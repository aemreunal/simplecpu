==> flow/design.v <==
`timescale 1ns / 1ps
module SimpleCPU(clk, rst, data_fromRAM, wrEn, addr_toRAM, data_toRAM);
parameter SIZE = 10;
parameter FI = 0;  
parameter DE = 1;  
parameter FD1 = 2;  
parameter FD2 = 3;  
parameter EX = 4;  
parameter WR_UP = 5;  
parameter ADD = 0;
parameter NAND = 1;
parameter SRL = 2;
parameter LT = 3;
parameter CP = 4;
parameter CPI = 5;
parameter BZJ = 6;
parameter MUL = 7;
input clk, rst;
input wire [31:0] data_fromRAM;
output reg wrEn;
output reg [SIZE-1:0] addr_toRAM;
output reg [31:0] data_toRAM;
reg [2:0] state, stateNext;
reg [SIZE-1:0] pCounter, pCounterNext;
reg [31:0] memA, memANext;
reg [31:0] memB, memBNext;
reg [31:0] instruction, instructionNext;
reg gotCPIdata, gotCPIdataNext;
wire [2:0] opcodeDE;
wire immediateDE;
wire [SIZE-1:0] addrADE;
wire [SIZE-1:0] addrBDE;
assign opcodeDE = data_fromRAM[31:29];
assign immediateDE = data_fromRAM[28];
assign addrADE = data_fromRAM[27:14];
assign addrBDE = data_fromRAM[13:0];
wire [2:0] opcode;
wire immediate;
wire [SIZE-1:0] addrA;
wire [SIZE-1:0] addrB;
assign opcode = instruction[31:29];
assign immediate = instruction[28];
assign addrA = instruction[27:14];
assign addrB = instruction[13:0];
always@(posedge clk) begin
    state <= #1 stateNext;
    pCounter <= #1 pCounterNext;
    memA <= #1 memANext;
    memB <= #1 memBNext;
    instruction <= #1 instructionNext;
    gotCPIdata <= #1 gotCPIdataNext;
end
always@(*) begin
    stateNext = state;
    pCounterNext = pCounter;
    memANext = memA;
    memBNext = memB;
    instructionNext = instruction;
    gotCPIdataNext = gotCPIdata;
    addr_toRAM = 0;
    data_toRAM = 0;
    wrEn = 0;
    if(rst) begin
        stateNext = 0;
        pCounterNext = 0;
        memANext = 0;
        memBNext = 0;
        instructionNext = 0;
        gotCPIdataNext = 0;
        wrEn = 0;
        addr_toRAM = 0;
        data_toRAM = 0;
    end
    else begin
        case(state)
            FI : begin
                wrEn = 0;
                addr_toRAM = pCounter;
                stateNext = DE;
            end
            DE : begin
                instructionNext = data_fromRAM;
                addr_toRAM = addrADE;
                if(immediateDE) begin
                    memBNext = addrBDE;
                end
                stateNext = FD1;
                case(opcodeDE)
                    CP : begin
                        if(immediateDE) begin
                            stateNext = EX;
                        end
                        else begin
                            addr_toRAM = addrBDE;
                            stateNext = FD2;
                        end
                    end
                    CPI : begin
                        if(!immediateDE) begin
                            addr_toRAM = addrBDE;
                            stateNext = FD2;
                        end
                    end
                endcase
            end
            FD1 : begin
                memANext = data_fromRAM;
                if(immediate && ~(opcode == CPI)) begin
                    stateNext = EX;
                end
                else begin
                    addr_toRAM = addrB;
                    stateNext = FD2;
                end
                case(opcode)
                    CPI : begin
                        instructionNext = {instruction[31:28], 4'b0000, data_fromRAM[SIZE-1:0], instruction[13:0]};
                    end
                    BZJ : begin
                        if(immediateDE) begin
                            stateNext = EX;
                        end
                    end
                endcase
            end
            FD2 : begin
                memBNext = data_fromRAM;
                stateNext = EX;
                case(opcode)
                    CPI : begin
                        if(~immediate && ~gotCPIdata) begin
                            instructionNext = {instruction[31:14], 4'b0000, data_fromRAM[SIZE-1:0]};
                            addr_toRAM = data_fromRAM[SIZE-1:0];
                            stateNext = FD2;
                            gotCPIdataNext = 1;
                        end
                    end
                endcase
            end
            EX : begin
                stateNext = WR_UP;
                case(opcode)
                    ADD : begin
                        memANext = memA + memB;
                    end
                    NAND : begin
                        memANext = ~(memA & memB);
                    end
                    SRL : begin
                        if(memB < 32) begin
                            memANext = memA >> memB;
                        end
                        else begin
                            memANext = memA << (memB - 32);
                        end
                    end
                    LT : begin
                        if(memA < memB) begin
                            memANext = 1;
                        end
                        else begin
                            memANext = 0;
                        end
                    end
                    CP : begin
                        memANext = memB;
                    end
                    CPI : begin
                        gotCPIdataNext = 0;
                        memANext = memB;
                    end
                    BZJ : begin
                        if(immediate) begin
                            pCounterNext = memA + addrB;
                        end
                        else begin
                            if(memB == 0) begin
                                pCounterNext = memA;
                            end
                            else begin
                                pCounterNext = pCounter + 1;
                            end
                        end
                        stateNext = FI;
                    end
                    MUL : begin
                        memANext = memA * memB;
                    end
                endcase
            end
            WR_UP : begin
                pCounterNext = pCounter + 1;
                wrEn = 1;
                addr_toRAM = addrA;
                data_toRAM = memA;
                stateNext = FI;
            end
        endcase
    end
end
endmodule
# From RTL to reports: SimpleCPU
# What the tools print for SimpleCPU, step after step.
# Line numbers count from 1 in the design file above.
# A cell with n/a has no value.
[inputs]
top = "SimpleCPU"
clk_port = "clk"
library = "sky130hd"
corner = "tt_025C_1v80"

# Word-level counts
# Counts by Yosys on the flattened word-level netlist (proc, flatten, opt, wreduce; memories kept). Register bits leave out memories and registers merged into their read ports (data or address). Print and check cells are left out. Cells with the same type and inputs are merged into one.
[op_classes]
addsub = 4
multipliers = 1
div_mod_pow = 0
n_cmp = 2
n_eq = 21
shifts = 2
mux = 39
n_logic = 7
n_reduce_logical = 22
[ops]
columns = ["cell", "count"]
rows = [
  ["32-bit by 32-bit multiplier with 32-bit output", 1],
  ["32-bit parallel mux with 6-bit select", 1],
  ["32-bit parallel mux with 2-bit select", 2],
  ["32-bit two-way mux", 4],
  ["32-bit parallel mux with 3-bit select", 1],
  ["10-bit two-way mux", 9],
  ["10-bit parallel mux with 5-bit select", 1],
  ["32-bit adder", 1],
  ["32-bit less-than comparator", 1],
  ["32-bit AND", 1],
  ["32-bit by 32-bit << shifter with 32-bit output", 1],
  ["32-bit by 32-bit >> shifter with 32-bit output", 1],
  ["32-bit by 6-bit subtractor with 32-bit output with constant B", 1],
  ["32-bit by 6-bit less-than comparator with 1-bit output with constant B", 1],
  ["32-bit inverter", 1],
  ["32-bit zero test", 1],
  ["28-bit two-way mux", 1],
  ["14-bit two-way mux", 2],
  ["3-bit == test with constant B", 8],
  ["10-bit parallel mux with 2-bit select", 1],
  ["3-bit parallel mux with 6-bit select", 1],
  ["3-bit two-way mux", 6],
  ["2-bit != test with constant B", 7],
  ["7-bit OR reduction", 2],
  ["3-bit by 2-bit == test with 1-bit output with constant B", 4],
  ["3-bit parallel mux with 2-bit select", 2],
  ["10-bit by 1-bit adder with 10-bit output with constant B", 1],
  ["10-bit adder", 1],
]
# Other operator kinds: 12; their cells: 34.
[bits]
regBits = 102
latch_bits = 0
mem_bits_rw = 0
mem_bits_ro = 0
clocked_rd_ports_x_width = 0
memories = 0
in_bits = 34

# Longest topological paths
# Depth = most cells in a row (Yosys ltp): at word level without a register or memory, in the mapped netlist without a sequential cell, where the memories' decode and read muxes count.
[depth]
depth_word = 7
ABC_AREA = 1
ltp_mapped = 36
depth_no_buf = 32

# Synthesis result
# The flow's flattened synthesis, as Yosys stat reports it; memories are mapped. The netlist is that of the ABC_AREA named above (0 if unset); the other value can give another one.
[types]
columns = ["type", "count", "area_total_um2"]
rows = [
  ["sky130_fd_sc_hd__fa_1", 410, 8.21E+03],
  ["sky130_fd_sc_hd__nand2_1", 1192, 4.47E+03],
  ["sky130_fd_sc_hd__inv_1", 940, 3.53E+03],
  ["sky130_fd_sc_hd__ha_1", 198, 2.48E+03],
  ["sky130_fd_sc_hd__dfxtp_1", 105, 2.1E+03],
  ["sky130_fd_sc_hd__a21oi_1", 294, 1.47E+03],
  ["sky130_fd_sc_hd__o21ai_0", 234, 1.17E+03],
  ["sky130_fd_sc_hd__nor2_1", 227, 852.067],
  ["sky130_fd_sc_hd__nand3_1", 160, 800.768],
  ["sky130_fd_sc_hd__clkbuf_1", 175, 656.88],
  ["sky130_fd_sc_hd__xor2_1", 44, 385.37],
  ["sky130_fd_sc_hd__nand4_1", 56, 350.336],
  ["sky130_fd_sc_hd__xnor2_1", 40, 350.336],
  ["sky130_fd_sc_hd__o211ai_1", 34, 255.245],
  ["sky130_fd_sc_hd__nor3_1", 36, 180.173],
  ["sky130_fd_sc_hd__buf_1", 44, 165.158],
  ["sky130_fd_sc_hd__or2_2", 24, 150.144],
  ["sky130_fd_sc_hd__nor2_4", 13, 146.39],
]
# Other cell types: 42; their cells: 250.
[synth_totals]
cell_count = 4476
yosys_area_um2 = 29572.1
seqArea_um2 = 2102.0
ff_cells = 105
buf_cells = 253

# Worst setup path after synthesis
# Source: OpenSTA report_checks on the synthesized netlist (no wires, ideal clock, input and output delay 20% of the period each), path of least setup slack; recovery checks are left aside. Register names are those of the netlist, which keeps one name where synthesis merged equal registers.
[synth_timing]
path_kind = "register to register"
start = "register memB[3]"
end = "register memA[27]"
clock_period_ns = 11.6
setup_time_ns = 0.134
t_first_pin_ns = 0.000
t_arrival_ns = 7.159
t_required_ns = 11.466
path_slack_ns = 4.307
delay_ns = 7.293
path_stages = 31
n_path_buf = 5
synth_period_reached_ns = 7.293
# "delay_ns" = arrival - input delay + setup time.
# "path_stages" counts driving pins, that of a launching flip-flop among them; a cell with two outputs on the path counts twice.
# "synth_period_reached_ns" is the clock period less the worst setup slack; recovery checks do not enter. This is arithmetic on one report: input and output delays are still those of the set period (20% each).
# Between the ends stands the longest chain of elaborated cells between them, by number of cells; it is not shown to be the way that was timed. Of several equally long chains one is given.
# Each line given opens the expression or statement behind the cell; cells for indexed reads and writes are added by Yosys, which also makes memories of some case tables.
[synth_between]
cell_sequence = "sky130_fd_sc_hd__dfxtp_1 -> sky130_fd_sc_hd__clkbuf_1 -> sky130_fd_sc_hd__clkbuf_1 -> sky130_fd_sc_hd__clkbuf_1 -> sky130_fd_sc_hd__clkbuf_1 -> sky130_fd_sc_hd__buf_1 -> sky130_fd_sc_hd__nand2_1 -> sky130_fd_sc_hd__inv_1 -> sky130_fd_sc_hd__fa_1 -> sky130_fd_sc_hd__inv_1 -> sky130_fd_sc_hd__fa_1 -> sky130_fd_sc_hd__fa_1 -> sky130_fd_sc_hd__fa_1 -> sky130_fd_sc_hd__inv_1 -> sky130_fd_sc_hd__fa_1 -> sky130_fd_sc_hd__inv_1 -> sky130_fd_sc_hd__fa_1 -> sky130_fd_sc_hd__inv_1 -> sky130_fd_sc_hd__fa_1 -> sky130_fd_sc_hd__fa_1 -> sky130_fd_sc_hd__ha_1 -> sky130_fd_sc_hd__a21oi_1 -> sky130_fd_sc_hd__o21ai_0 -> sky130_fd_sc_hd__a21o_1 -> sky130_fd_sc_hd__nand2_1 -> sky130_fd_sc_hd__nand2_1 -> sky130_fd_sc_hd__o21ai_0 -> sky130_fd_sc_hd__o211ai_1 -> sky130_fd_sc_hd__nand3b_1 -> sky130_fd_sc_hd__nand2_1 -> sky130_fd_sc_hd__a21oi_1"
elab_chain_cells = 5
[synth_lines]
columns = ["element", "line_no", "text"]
rows = [
  ["from (decl)", 26, "reg [31:0] memB, memBNext;"],
  ["from (assign)", 49, "memB <= #1 memBNext;"],
  ["32-bit by 6-bit subtractor with 32-bit output", 154, "memANext = memA << (memB - 32);"],
  ["32-bit by 32-bit << shifter with 32-bit output", 154, ""],
  ["32-bit two-way mux", 150, "if(memB < 32) begin"],
  ["32-bit parallel mux with 6-bit select", 142, "case(opcode)"],
  ["32-bit parallel mux with 2-bit select", 75, "case(state)"],
  ["to (assign)", 48, "memA <= #1 memANext;"],
  ["to (decl)", 25, "reg [31:0] memA, memANext;"],
]

# Path in the finished layout
# From the final timing report of run A: the path of least setup slack in the routed layout; clock arrival at registers is part of the times.
[layout_timing]
path_kind = "register to register"
start = "register memA[9]"
end = "register memA[31]"
clock_period_ns = 12.3
setup_time_ns = 0.14
t_first_pin_ns = 0.37
t_arrival_ns = 8.05
t_required_ns = 12.52
path_slack_ns = 4.48
path_stages = 30
n_path_buf = 1
[layout_between]
cell_sequence = "sky130_fd_sc_hd__dfxtp_1 -> sky130_fd_sc_hd__buf_4 -> sky130_fd_sc_hd__nand2_1 -> sky130_fd_sc_hd__inv_1 -> sky130_fd_sc_hd__fa_1 -> sky130_fd_sc_hd__fa_1 -> sky130_fd_sc_hd__fa_1 -> sky130_fd_sc_hd__inv_1 -> sky130_fd_sc_hd__fa_1 -> sky130_fd_sc_hd__inv_1 -> sky130_fd_sc_hd__ha_1 -> sky130_fd_sc_hd__ha_1 -> sky130_fd_sc_hd__fa_1 -> sky130_fd_sc_hd__fa_1 -> sky130_fd_sc_hd__ha_1 -> sky130_fd_sc_hd__nand2_1 -> sky130_fd_sc_hd__nor2_1 -> sky130_fd_sc_hd__nand3_1 -> sky130_fd_sc_hd__o2111ai_1 -> sky130_fd_sc_hd__a21boi_0 -> sky130_fd_sc_hd__o21ai_0 -> sky130_fd_sc_hd__a21o_1 -> sky130_fd_sc_hd__nand2_1 -> sky130_fd_sc_hd__nand3_1 -> sky130_fd_sc_hd__o21ai_0 -> sky130_fd_sc_hd__nand3_1 -> sky130_fd_sc_hd__nand3_1 -> sky130_fd_sc_hd__nand4_1 -> sky130_fd_sc_hd__nand2_1 -> sky130_fd_sc_hd__a21oi_1"
[layout_lines]
columns = ["element", "line_no", "text"]
rows = [
  ["from (decl)", 25, "reg [31:0] memA, memANext;"],
  ["from (assign)", 48, "memA <= #1 memANext;"],
  ["to (assign)", 48, ""],
  ["to (decl)", 25, ""],
]
# Chain of elaborated cells between the ends: none given.

# Top module SimpleCPU; platform sky130hd; tools Yosys and OpenROAD; 2 stored runs in no particular order. Input and output delays are each 20% of the period that was set; the output load is 0.01 pF.
# "worstPathTime_ns" is the time allowed to the run's worst setup path (the clock period less input and output delay, where it has them) less its slack. Clock arrival times count: a late capture clock shortens it, a late launch clock lengthens it.
# "power_total_mw" is the tool's figure for a default switching activity; nothing was simulated.

[[run]]
name = "run A"
[run.settings]
period_ns = 12.3
CORE_UTILIZATION = 60
SETUP_SLACK_MARGIN = 0.52
CORE_MARGIN = 10
ABC_AREA = 1
CTS_CLUSTER_DIAMETER = 298
SLEW_MARGIN = 20
CAP_MARGIN = 20
[run.results]
total_negative_slack_ns = 0.000
power_total_mw = 1.700
worstSetupSlack_ns = 4.476
timing.hold.ws_ns = 0.472
fin_util_pct = 63.5
final_die_area_um2 = 58566.4
worstPathTime_ns = 7.82
worst_setup_path_type = "register to register"
synth_chip_area_um2 = 29572.1

[[run]]
name = "run B"
[run.settings]
period_ns = 8.63
CORE_UTILIZATION = 57
PLACE_DENSITY_LB_ADDON = 0.04
CORE_ASPECT_RATIO = 1.32
CORE_MARGIN = 10
CELL_PAD_IN_SITES_GLOBAL_PLACEMENT = 1
CELL_PAD_IN_SITES_DETAIL_PLACEMENT = 1
ABC_AREA = 0
CAP_MARGIN = 0
SLEW_MARGIN = 20
MIN_ROUTING_LAYER = "met1"
[run.results]
final_die_area_um2 = 58838.2
total_negative_slack_ns = 0.000
synth_chip_area_um2 = 28190.8
worstPathTime_ns = 8.40
worst_setup_path_type = "register to register"
timing.hold.ws_ns = 0.482
power_total_mw = 1.869
worstSetupSlack_ns = 0.232
fin_util_pct = 60.8
